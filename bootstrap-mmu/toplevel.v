==> flow/design.v <==
`timescale 1ns / 1ps
module memory_copier(
                     input         reset_n,
                     input         clock,
                     output [15:0] address,
                     output        ram_we_n,
                     output        ram_cs_n,
                     output        eeprom_oe_n,
                     output        eeprom_cs_n,
                     output        done
                     );
   parameter EEPROM_ADDRESS_BUS_WIDTH = 13;
   parameter
     SETTLE_ADDRESS_AND_DATA = 0,
     START_WRITE = 1,
     END_WRITE = 2,
     NEXT_ADDRESS = 3,
     DONE = 4;
   reg [2:0]                       state;
   reg [(EEPROM_ADDRESS_BUS_WIDTH-1):0] current_address;
   reg                                  ram_we_n_state;
   assign address[15:0] = {{(16-EEPROM_ADDRESS_BUS_WIDTH){1'b1}}, current_address};
   assign ram_we_n = ram_we_n_state;
   assign ram_cs_n = 0;
   assign eeprom_oe_n = 0;
   assign eeprom_cs_n = 0;
   assign done = state == DONE;
   always @ (posedge clock or negedge reset_n) begin
      if (reset_n == 0) begin
         state <= SETTLE_ADDRESS_AND_DATA;
         current_address <= {EEPROM_ADDRESS_BUS_WIDTH{1'b0}};
         ram_we_n_state <= 1;
      end else begin
         case (state)
           SETTLE_ADDRESS_AND_DATA:
             begin
                state <= START_WRITE;
             end
           START_WRITE:
             begin
                ram_we_n_state <= 0;
                state <= END_WRITE;
             end
           END_WRITE:
             begin
                ram_we_n_state <= 1;
                state <= NEXT_ADDRESS;
             end
           NEXT_ADDRESS:
             begin
                if (current_address == {EEPROM_ADDRESS_BUS_WIDTH{1'b1}}) begin
                   state <= DONE;
                end else begin
                   current_address <= current_address + 1;
                   state <= SETTLE_ADDRESS_AND_DATA;
                end
             end
           DONE:
             begin
                state <= DONE;
             end
           default:
              begin
                 state <= state;
              end
         endcase
      end
   end
endmodule
`timescale 1ns / 1ps
module mmu(
           input [2:0] address,
           output      ram_cs_n,
           output      via_ce_n,
           output      acia_ce_n
           );
   assign via_ce_n = ~(address[2] & ~address[1] & ~address[0]);
   assign acia_ce_n = ~(address[2] & ~address[1] & address[0]);
   assign ram_cs_n = ~via_ce_n | ~acia_ce_n;
endmodule
`timescale 1ns / 1ps
module toplevel(
                input        reset_n,
                input        clock,  
                inout [15:0] address,
                inout        ram_we_n,
                output       ram_cs_n,
                inout        eeprom_oe_n,
                output       eeprom_cs_n,
                output       via_ce_n,
                output       acia_ce_n
                );
   wire                      done;
   wire [15:0]               mem_copier_address;
   wire                      mem_copier_ram_we_n;
   wire                      mem_copier_ram_cs_n;
   wire                      mem_copier_eeprom_oe_n;
   wire                      mem_copier_eeprom_cs_n;
   wire                      mmu_ram_cs_n;
   wire                      mmu_via_ce_n;
   wire                      mmu_acia_ce_n;
   assign address = done ? 16'bz : mem_copier_address;
   assign ram_we_n = done ? 1'bz : mem_copier_ram_we_n;
   assign eeprom_oe_n = done ? 1'b1 : mem_copier_eeprom_oe_n;
   assign eeprom_cs_n = done ? 1'b1 : mem_copier_eeprom_cs_n;
   assign ram_cs_n = done ? mmu_ram_cs_n : mem_copier_ram_cs_n;
   assign via_ce_n = done ? mmu_via_ce_n : 1'b1;
   assign acia_ce_n = done ? mmu_acia_ce_n : 1'b1;
   mmu mmu(
           .address(address[15:13]),
           .ram_cs_n(mmu_ram_cs_n),
           .via_ce_n(mmu_via_ce_n),
           .acia_ce_n(mmu_acia_ce_n)
           );
   memory_copier mem_copier(
                            .reset_n(reset_n),
                            .clock(clock),
                            .address(mem_copier_address),
                            .ram_we_n(mem_copier_ram_we_n),
                            .ram_cs_n(mem_copier_ram_cs_n),
                            .eeprom_oe_n(mem_copier_eeprom_oe_n),
                            .eeprom_cs_n(mem_copier_eeprom_cs_n),
                            .done(done)
                            );
endmodule
From RTL to reports: toplevel:

Tool output for the design above, in the order of the flow.
Line numbers count from 1 in the design file above.
Operators: Yosys type, input widths -> output width; for muxes data width and select width s.
Library cell names are shortened.
A cell with -- has no value.

* design top: toplevel
* clock: clock
* standard-cell library: sky130hd
* timing corner: tt_025C_1v80

Word-level counts:

Source: Yosys, flattened and elaborated, memories not mapped. Widths are those after wreduce. Registers that Yosys merges into a memory's read port (data or address) are not register bits. Print and check cells do not count. Equal cells are merged and count once.

* muxes and demuxes: 9
* add/subtract/negate cells: 1
* equality and inequality tests: 5
* reductions and logical operators: 4
* bitwise operators: 9

Operators with widths (count)
* $mux 16: 1
* $pmux 3 s5: 1
* $add 13x1->13 const B: 1
* $eq 13x13->1 const B: 1
* $eq 3x2->1 const B: 2
* $not 1->1: 5
* $reduce_bool 5->1: 1
* $mux 1: 5
* $and 1x1->1: 3
* $eq 3x1->1 const B: 1
* $eq 3x3->1 const B: 1
* $logic_not 3->1: 1
* $mux 3: 1
* $reduce_and 2->1: 1
* $reduce_bool 2->1: 1
* $pmux 1 s2: 1
* $or 1x1->1: 1

* word-level cells: 31
* output and inout port bits: 22
* register bits: 17
* bits of input ports: 2

Depth:

Depth = most cells in a row (Yosys ltp): at word level without a register or memory, in the mapped netlist without a sequential cell, where the memories' decode and read muxes count.

* depth after elaboration: 7
* ABC_AREA: 0
* gate-level depth with buffers: 5
* mapped depth without buffers: 5

After synthesis:

The flow's flattened synthesis, as Yosys stat reports it; memories are mapped. The netlist is that of the ABC_AREA named above (0 if unset); the other value can give another one.

Cells by type
* dfrtp_1: count 17, total area 425.408 um^2
* xnor2_1: count 8, total area 70.067 um^2
* buf_4: count 7, total area 52.55 um^2
* dfstp_2: count 2, total area 52.55 um^2
* nor2_1: count 6, total area 22.522 um^2
* nand4_4: count 1, total area 21.27 um^2
* nand4_1: count 3, total area 18.768 um^2
* a21o_1: count 2, total area 15.014 um^2
* nand2_1: count 4, total area 15.014 um^2
* nand3_1: count 3, total area 15.014 um^2
* ha_1: count 1, total area 12.512 um^2
* o211ai_2: count 1, total area 12.512 um^2
* and3_4: count 1, total area 11.261 um^2
* buf_6: count 1, total area 11.261 um^2
* mux2_1: count 1, total area 11.261 um^2
* o2111a_1: count 1, total area 11.261 um^2
* a21oi_1: count 2, total area 10.01 um^2
* a31o_2: count 1, total area 8.758 um^2

Not listed: further types 12, cells in them 14.

* cell count: 76
* buffers: 8
* mapped area: 883.3 um^2
* sequential part of the area: 478.0 um^2
* mapped flip-flops: 19

The figures by module come from a second, unflattened synthesis with its own total; it is not the netlist above.

* cell total of the unflattened synthesis: 87
* area (unflattened synthesis): 957.2 um^2

Each row is one instance without its submodules.

Modules
* memory_copier: area 894.6 um^2, cells 79, times used 1, seq. area 478.0 um^2
* toplevel: area 40.0 um^2, cells 5, times used 1, seq. area 0.0 um^2
* mmu: area 22.5 um^2, cells 3, times used 1, seq. area 0.0 um^2

Path before layout:

Source: OpenSTA report_checks on the synthesized netlist (no wires, ideal clock, input and output delay 20% of the period each), path of least setup slack; recovery checks are left aside. Register names are those of the netlist, which keeps one name where synthesis merged equal registers.

* path kind: flip-flop to flip-flop
* from: register (no name shown)
* to: register (no name shown)
* data arrival time: 1354 ps
* setup time: 128 ps
* slack: -81 ps
* stages on the path: 5
* delay of the path: 1482 ps
* period: 1400 ps
* launch time at the first pin: 0 ps
* path buffers: 0
* required time: 1272 ps
* synthesis period reached: 1481 ps

"delay of the path" is the arrival time less input delay plus setup time.
"stages on the path" counts driving pins, that of a launching flip-flop among them; a cell with two outputs on the path counts twice.
"synthesis period reached" is the clock period less the worst setup slack; recovery checks do not enter. This is arithmetic on one report: input and output delays are still those of the set period (20% each).

* path through: dfrtp_1 ha_1 nand4_4 o21ai_2 mux2_1

Chain of elaborated cells between the ends: none given.

Timing after layout:

From the final timing report of run A: the path of least setup slack in the routed layout; clock arrival at registers is part of the times.
The report prints the path's times to 10 ps; the period is as set.

* path kind: flip-flop to flip-flop
* from: register (no name shown)
* to: register (no name shown)
* period: 918 ps
* stages on the path: 5
* path buffers: 0
* required time: 1110 ps
* data arrival time: 1560 ps
* launch time at the first pin: 290 ps
* slack: -450 ps
* setup time: 100 ps

* path through: dfrtp_1 and3_4 nand4_4 o21ai_4 mux2_4

Chain of elaborated cells between the ends: none given.

Design toplevel on sky130hd. What follows are 2 stored runs of the flow, each under its own settings; their order means nothing. The constraints put input and output delay at 20% of the set period each and load the outputs with 0.01 pF.
By "clock period achieved" is meant the clock period of the run minus its worst setup slack. This is arithmetic on one report: input and output delays are still those of the set period (20% each).
By "critical path time" is meant the share of the clock period that the worst setup path is allowed (20% is reserved at inputs, 20% at outputs), minus its slack. Clock arrival times at its registers enter into it.
By "power consumption" is meant OpenSTA's value without simulated activity: inputs other than the clock are taken to toggle once in ten clock periods, and the tool carries that through the logic.
"critical path time" is known to 10 ps.

### Run A

Settings: `period_ns=0.918`, `CORE_UTILIZATION=31`, `SETUP_SLACK_MARGIN=0.18`, `CORE_MARGIN=4`, `CELL_PAD_IN_SITES_DETAIL_PLACEMENT=1`, `TNS_END_PERCENT=5`, `CTS_CLUSTER_DIAMETER=373`, `MAX_ROUTING_LAYER=met5`, `CAP_MARGIN=20`, `SLEW_MARGIN=20`

- Cell area after synthesis: 883.3 um^2
- Full die area: 3767.5 um^2
- Standard-cell area after routing: 1281.2 um^2
- Utilization of the finished layout: 46.9 %
- Lowest setup slack: -453 ps
- Summed negative setup slack: -7811 ps
- Smallest hold slack: -41 ps
- Power consumption: 1572 µW
- Clock period achieved: 1371 ps
- Critical path time: 1370 ps
- Worst setup path kind: flip-flop to flip-flop

### Run B

Settings: `period_ns=0.876`, `CORE_UTILIZATION=62`, `SETUP_SLACK_MARGIN=0.09`, `PLACE_DENSITY_LB_ADDON=0.28`, `TNS_END_PERCENT=30`, `ABC_AREA=0`, `SLEW_MARGIN=10`, `CAP_MARGIN=20`, `CORE_MARGIN=2`

No final report: routing broke off with DPL-0033.
